==> flow/design.v <==
`timescale 1ns/1ps
module mstr_spi
#(
    parameter BUS = 4,
              TICKS_PER_HALF = 2
)(
   input              clk,
   input  logic       arst_n,
   input  logic [1:0] mode,
   input  logic [BUS-1:0] tx_byte,
   input  logic           tx_vld,
   output logic [BUS-1:0] rx_byte,
   output logic           rx_vld,
   input  logic miso,
   output logic mosi,
   output logic sclk
);
localparam CNT_SZ = $clog2(TICKS_PER_HALF*2)-1;
logic [CNT_SZ:0] tick_crnt, tick_nxt;
logic [$clog2(BUS)-1:0] frame_r, frame_nxt; 
logic [BUS-1:0] tx_byte_nxt, tx_byte_r;
logic [BUS-1:0] rx_byte_nxt, rx_byte_r;
logic cpol, cpha;
logic spi_clk_mid, spi_clk_fin;
logic tx_bit;
typedef enum logic [1:0] {IDLE, CPHA_DL, LOW, HIGH} state_t;
state_t state_crnt;
state_t state_nxt;
assign cpha     = mode[0];
assign cpol     = mode[1];
assign rx_vld   = (state_crnt == IDLE);
always_ff @(posedge clk or negedge arst_n) begin
    if (!arst_n) begin
      state_crnt  <= IDLE;
      tick_crnt   <= 0;
      frame_r     <= 0;
      tx_byte_r   <= 0;
      rx_byte_r   <= 0;
    end
    else begin
      state_crnt <= state_nxt;
      tick_crnt  <= tick_nxt;
      frame_r    <= frame_nxt;
      tx_byte_r  <= tx_byte_nxt;
      rx_byte_r  <= rx_byte_nxt;
    end
end
always_comb begin
   state_nxt   = state_crnt;
   tick_nxt    = tick_crnt;
   frame_nxt   = frame_r;
   tx_byte_nxt = tx_byte_r;
   rx_byte_nxt = rx_byte_r;
   tx_bit      = 1'b0;
   case (state_crnt)
      IDLE: begin
         if (tx_vld) begin
            tx_byte_nxt = tx_byte;
            tick_nxt    = 0;
            frame_nxt   = 0;
            if (cpha) state_nxt = CPHA_DL;
            else      state_nxt = LOW;
         end
      end
      CPHA_DL: begin
         if (tick_crnt == (TICKS_PER_HALF - 1)) begin
            state_nxt  = LOW;
            tick_nxt   = 0;
         end
         else tick_nxt = tick_crnt + 1'b1;
      end
      LOW: begin
         if (tick_crnt == (TICKS_PER_HALF - 1)) begin
            state_nxt      = HIGH;
            tick_nxt       = 0;
            tx_bit         = tx_byte_r[BUS-1];
            tx_byte_nxt    = tx_byte_r << 1;
            rx_byte_nxt[0] = miso;
         end
         else tick_nxt     = tick_crnt + 1'b1;
      end
      HIGH: begin
         if (tick_crnt == (TICKS_PER_HALF - 1)) begin
            if (frame_nxt == (BUS -1)) state_nxt = IDLE;
            else begin
               state_nxt   = LOW;
               tick_nxt    = 0;
               rx_byte_nxt = rx_byte_r << 1;
               frame_nxt   = frame_r + 1'b1;
            end
         end
         else   tick_nxt = tick_crnt + 1'b1;
      end
   endcase
end
assign spi_clk_mid = ((state_nxt == HIGH) && !cpha) || ((state_nxt == LOW) && cpha);
assign spi_clk_fin = cpol ? !spi_clk_mid : spi_clk_mid;
assign sclk    = spi_clk_fin;
assign mosi    = tx_bit;
assign rx_byte = rx_vld ? rx_byte_r : 0;
endmodule
Step by step through the tools: mstr_spi
What the tools print for mstr_spi, step after step.
Line numbers count from 1 in the design file above.
Library cell names are shortened.
A cell with n/a has no value.
Design
  top module: mstr_spi
  clock input: clk
  library: sky130hd
  corner: tt_025C_1v80

After elaboration
Yosys after proc, flatten, opt, wreduce and memory -nomap, before mapping. Memory bits, and registers merged into a memory's read port (data or address), are not among the register bits. Print and check cells are not counted. Equal cells are merged and count once.
Bit counts
  flip-flop bits (word level): 14
  output and inout port bits: 7
Operators by class
  $add $sub $neg: 2
  equality and inequality tests: 12
  multiplexer cells: 27
  bitwise gates (word level): 4
  reduce/logical cells: 16
Operators by type and width (count)
  2-bit two-way mux: 12
  4-bit two-way mux: 5
  2-bit == test (second input constant): 5
  2-bit inequality test (second input constant): 4
  4-bit AND reduction: 2
  4-bit parallel mux with 2-bit select: 1
  2-bit parallel mux with 4-bit select: 1
  2-bit OR reduction: 3
  3-bit AND reduction: 2
  3-bit OR reduction: 2
  2-bit parallel mux with 3-bit select: 1
  1-bit inverter: 4
  2-bit by 1-bit adder with 2-bit output (second input constant): 2
  2-bit by 1-bit == test with 1-bit output (second input constant): 2
  2-bit parallel mux with 2-bit select: 1
  1-bit parallel mux with 2-bit select: 2
  3-bit inequality test (second input constant): 1
  3-bit two-way mux: 1
  1-bit two-way mux: 3
  1-bit logical AND: 2
  1-bit zero test: 2
  2-bit zero test: 1
  2-bit AND reduction: 1
  1-bit logical OR: 1

Depth
Yosys ltp: most cells in a row. Word level: on the elaborated netlist, between registers, memories and ports. Mapped: between sequential cells and ports; inverters and the memories' decode and read muxes count.
Depth
  word-level depth: 9
  ABC_AREA: 0
  gate-level depth with buffers: 7

Mapped cells and area
The flow's flattened synthesis, as Yosys stat reports it; memories are mapped. The netlist is that of the ABC_AREA named above (0 if unset); the other value can give another one.
Cells by type (count)
  dfrtp_1: 15
  mux2i_1: 6
  mux2_2: 5
  and2_1: 5
  nand2_1: 8
  dfstp_2: 1
  nor2_1: 7
  a21oi_1: 5
  a32o_1: 2
  nor3_2: 2
  o221ai_1: 2
  buf_2: 3
  ha_1: 1
  nand2b_1: 2
  nor2b_1: 2
  buf_6: 1
  inv_1: 3
  a31o_2: 1
Other cell types: 9; their cells: 9.
Synthesis totals
  standard cells after synthesis: 80
  cell area after synthesis: 838.3 µm²
  sequential part of the area: 401.6 µm²
  flip-flop cells: 16
  buffers: 4

Worst setup path after synthesis
OpenSTA on the mapped netlist: ideal clock, no wires. The path of least setup slack (recovery checks aside). Input and output delay are each 20% of the period. Register names are those of the netlist, which keeps one name where synthesis merged equal registers.
Timing post-synthesis
  path kind: register -> output
  start: register (no name shown)
  end: output port sclk
  period: 2.73 ns
  external output delay: 0.546 ns
  data arrival time: 1.413 ns
  data required time: 2.184 ns
  slack: 0.771 ns
  path delay: 1.413 ns
  stages: 6
  buffers on the path: 0
  synthesis period reached: 1.959 ns
"path delay" = arrival - input delay + setup time.
At an output port there is no setup time.
"stages": output pins that drive a net of the path, with the launching flip-flop's if there is one; two outputs of one cell count as two.
"synthesis period reached" = period - worst setup slack (recovery checks aside). The figure is calculated, with input and output delays left at 20% of the set period.
Between the ends, post-synthesis
  cells stage by stage: dfrtp_1 or2_2 mux2i_1 mux2i_1 nand2_1 xnor2_1
Ends and longest elaborated chain, post-synthesis
  end: declaration: line 16  | output logic sclk
Chain of elaborated cells between the ends: none given.

Worst path after layout
From the final timing report of job 1: the path of least setup slack in the routed layout; clock arrival at registers is part of the times.
Timing post-layout
  path kind: register -> output
  start: register (no name shown)
  end: output port mosi
  period: 3.57 ns
  external output delay: 0.71 ns
  data arrival time: 1.79 ns
  data required time: 2.86 ns
  slack: 1.07 ns
  stages: 5
  buffers on the path: 1
Between the ends, post-layout
  cells stage by stage: dfrtp_2 or2_4 nor2_4 and3_1 clkdlybuf4s50_1
Ends and longest elaborated chain, post-layout
  end: declaration: line 15  | output logic mosi,
Chain of elaborated cells between the ends: none given.

Data sheet: physical implementation of mstr_spi

2 stored runs of mstr_spi in the flow (synthesis by Yosys, layout by OpenROAD, sky130hd cells), in arbitrary order. Constraints: input delay and output delay 20% of the set period each, output load 0.01 pF.
"achieved clock period (ns)" means the clock period less the worst setup slack. The figure is calculated, with input and output delays left at 20% of the set period.
"finish__power__total": no workload was simulated; the value follows from the tool's default switching activity.

Flow files of job 1
==> flow/run.sh <==
#!/bin/bash
# the make line also repeats the synthesis and layout settings of config.mk as NAME=value (left out here)
make -C /OpenROAD-flow-scripts/flow DESIGN_CONFIG=/design/flow/config.mk WORK_HOME=/design/flow/orfs CLKGATE_MAP_FILE= finish
==> flow/config.mk <==
export PLATFORM = sky130hd
export DESIGN_NAME = mstr_spi
export DESIGN_NICKNAME = mstr_spi
export VERILOG_FILES = /design/flow/design.v
export SDC_FILE = /design/flow/constraint.sdc
export NUM_CORES = 4
export LEC_CHECK = 0
export CAP_MARGIN = 20
export CORE_MARGIN = 2
export CORE_UTILIZATION = 65
export GPL_ROUTABILITY_DRIVEN = 0
export GPL_TIMING_DRIVEN = 1
export SETUP_SLACK_MARGIN = 1.01
export SLEW_MARGIN = 25
==> flow/constraint.sdc <==
create_clock -name core_clock -period 3.57 [get_ports {clk}]
set_input_delay 0.7140 -clock core_clock [delete_from_list [all_inputs] [get_ports {clk}]]
set_output_delay 0.7140 -clock core_clock [all_outputs]
set_load 0.01 [all_outputs]

report of job 1
yosys chip area after synthesis (um^2): 838.3
finish__design__die__area: 1592.8
finish__design__instance__area__stdcell: 1068.5
finish__timing__setup__ws: 1.069
finish__timing__hold__ws: 0.511
finish__power__total: 6.101e-04
achieved clock period (ns): 2.501

Flow files of job 2
==> flow/run.sh <==
#!/bin/bash
# the make line also repeats the synthesis and layout settings of config.mk as NAME=value (left out here)
make -C /OpenROAD-flow-scripts/flow DESIGN_CONFIG=/design/flow/config.mk WORK_HOME=/design/flow/orfs CLKGATE_MAP_FILE= finish
==> flow/config.mk <==
export PLATFORM = sky130hd
export DESIGN_NAME = mstr_spi
export DESIGN_NICKNAME = mstr_spi
export VERILOG_FILES = /design/flow/design.v
export SDC_FILE = /design/flow/constraint.sdc
export NUM_CORES = 4
export LEC_CHECK = 0
export ABC_AREA = 1
export CAP_MARGIN = 20
export CORE_ASPECT_RATIO = 1.96
export CORE_MARGIN = 2
export CORE_UTILIZATION = 53
export CTS_CLUSTER_DIAMETER = 223
export CTS_CLUSTER_SIZE = 34
export GPL_ROUTABILITY_DRIVEN = 1
export GPL_TIMING_DRIVEN = 0
export MAX_ROUTING_LAYER = met5
export PLACE_DENSITY_LB_ADDON = 0.14
export SETUP_SLACK_MARGIN = 0.02
export SLEW_MARGIN = 40
==> flow/constraint.sdc <==
create_clock -name core_clock -period 1.24 [get_ports {clk}]
set_input_delay 0.2480 -clock core_clock [delete_from_list [all_inputs] [get_ports {clk}]]
set_output_delay 0.2480 -clock core_clock [all_outputs]
set_load 0.01 [all_outputs]

report of job 2: did not finish, floorplan, PDN-0185
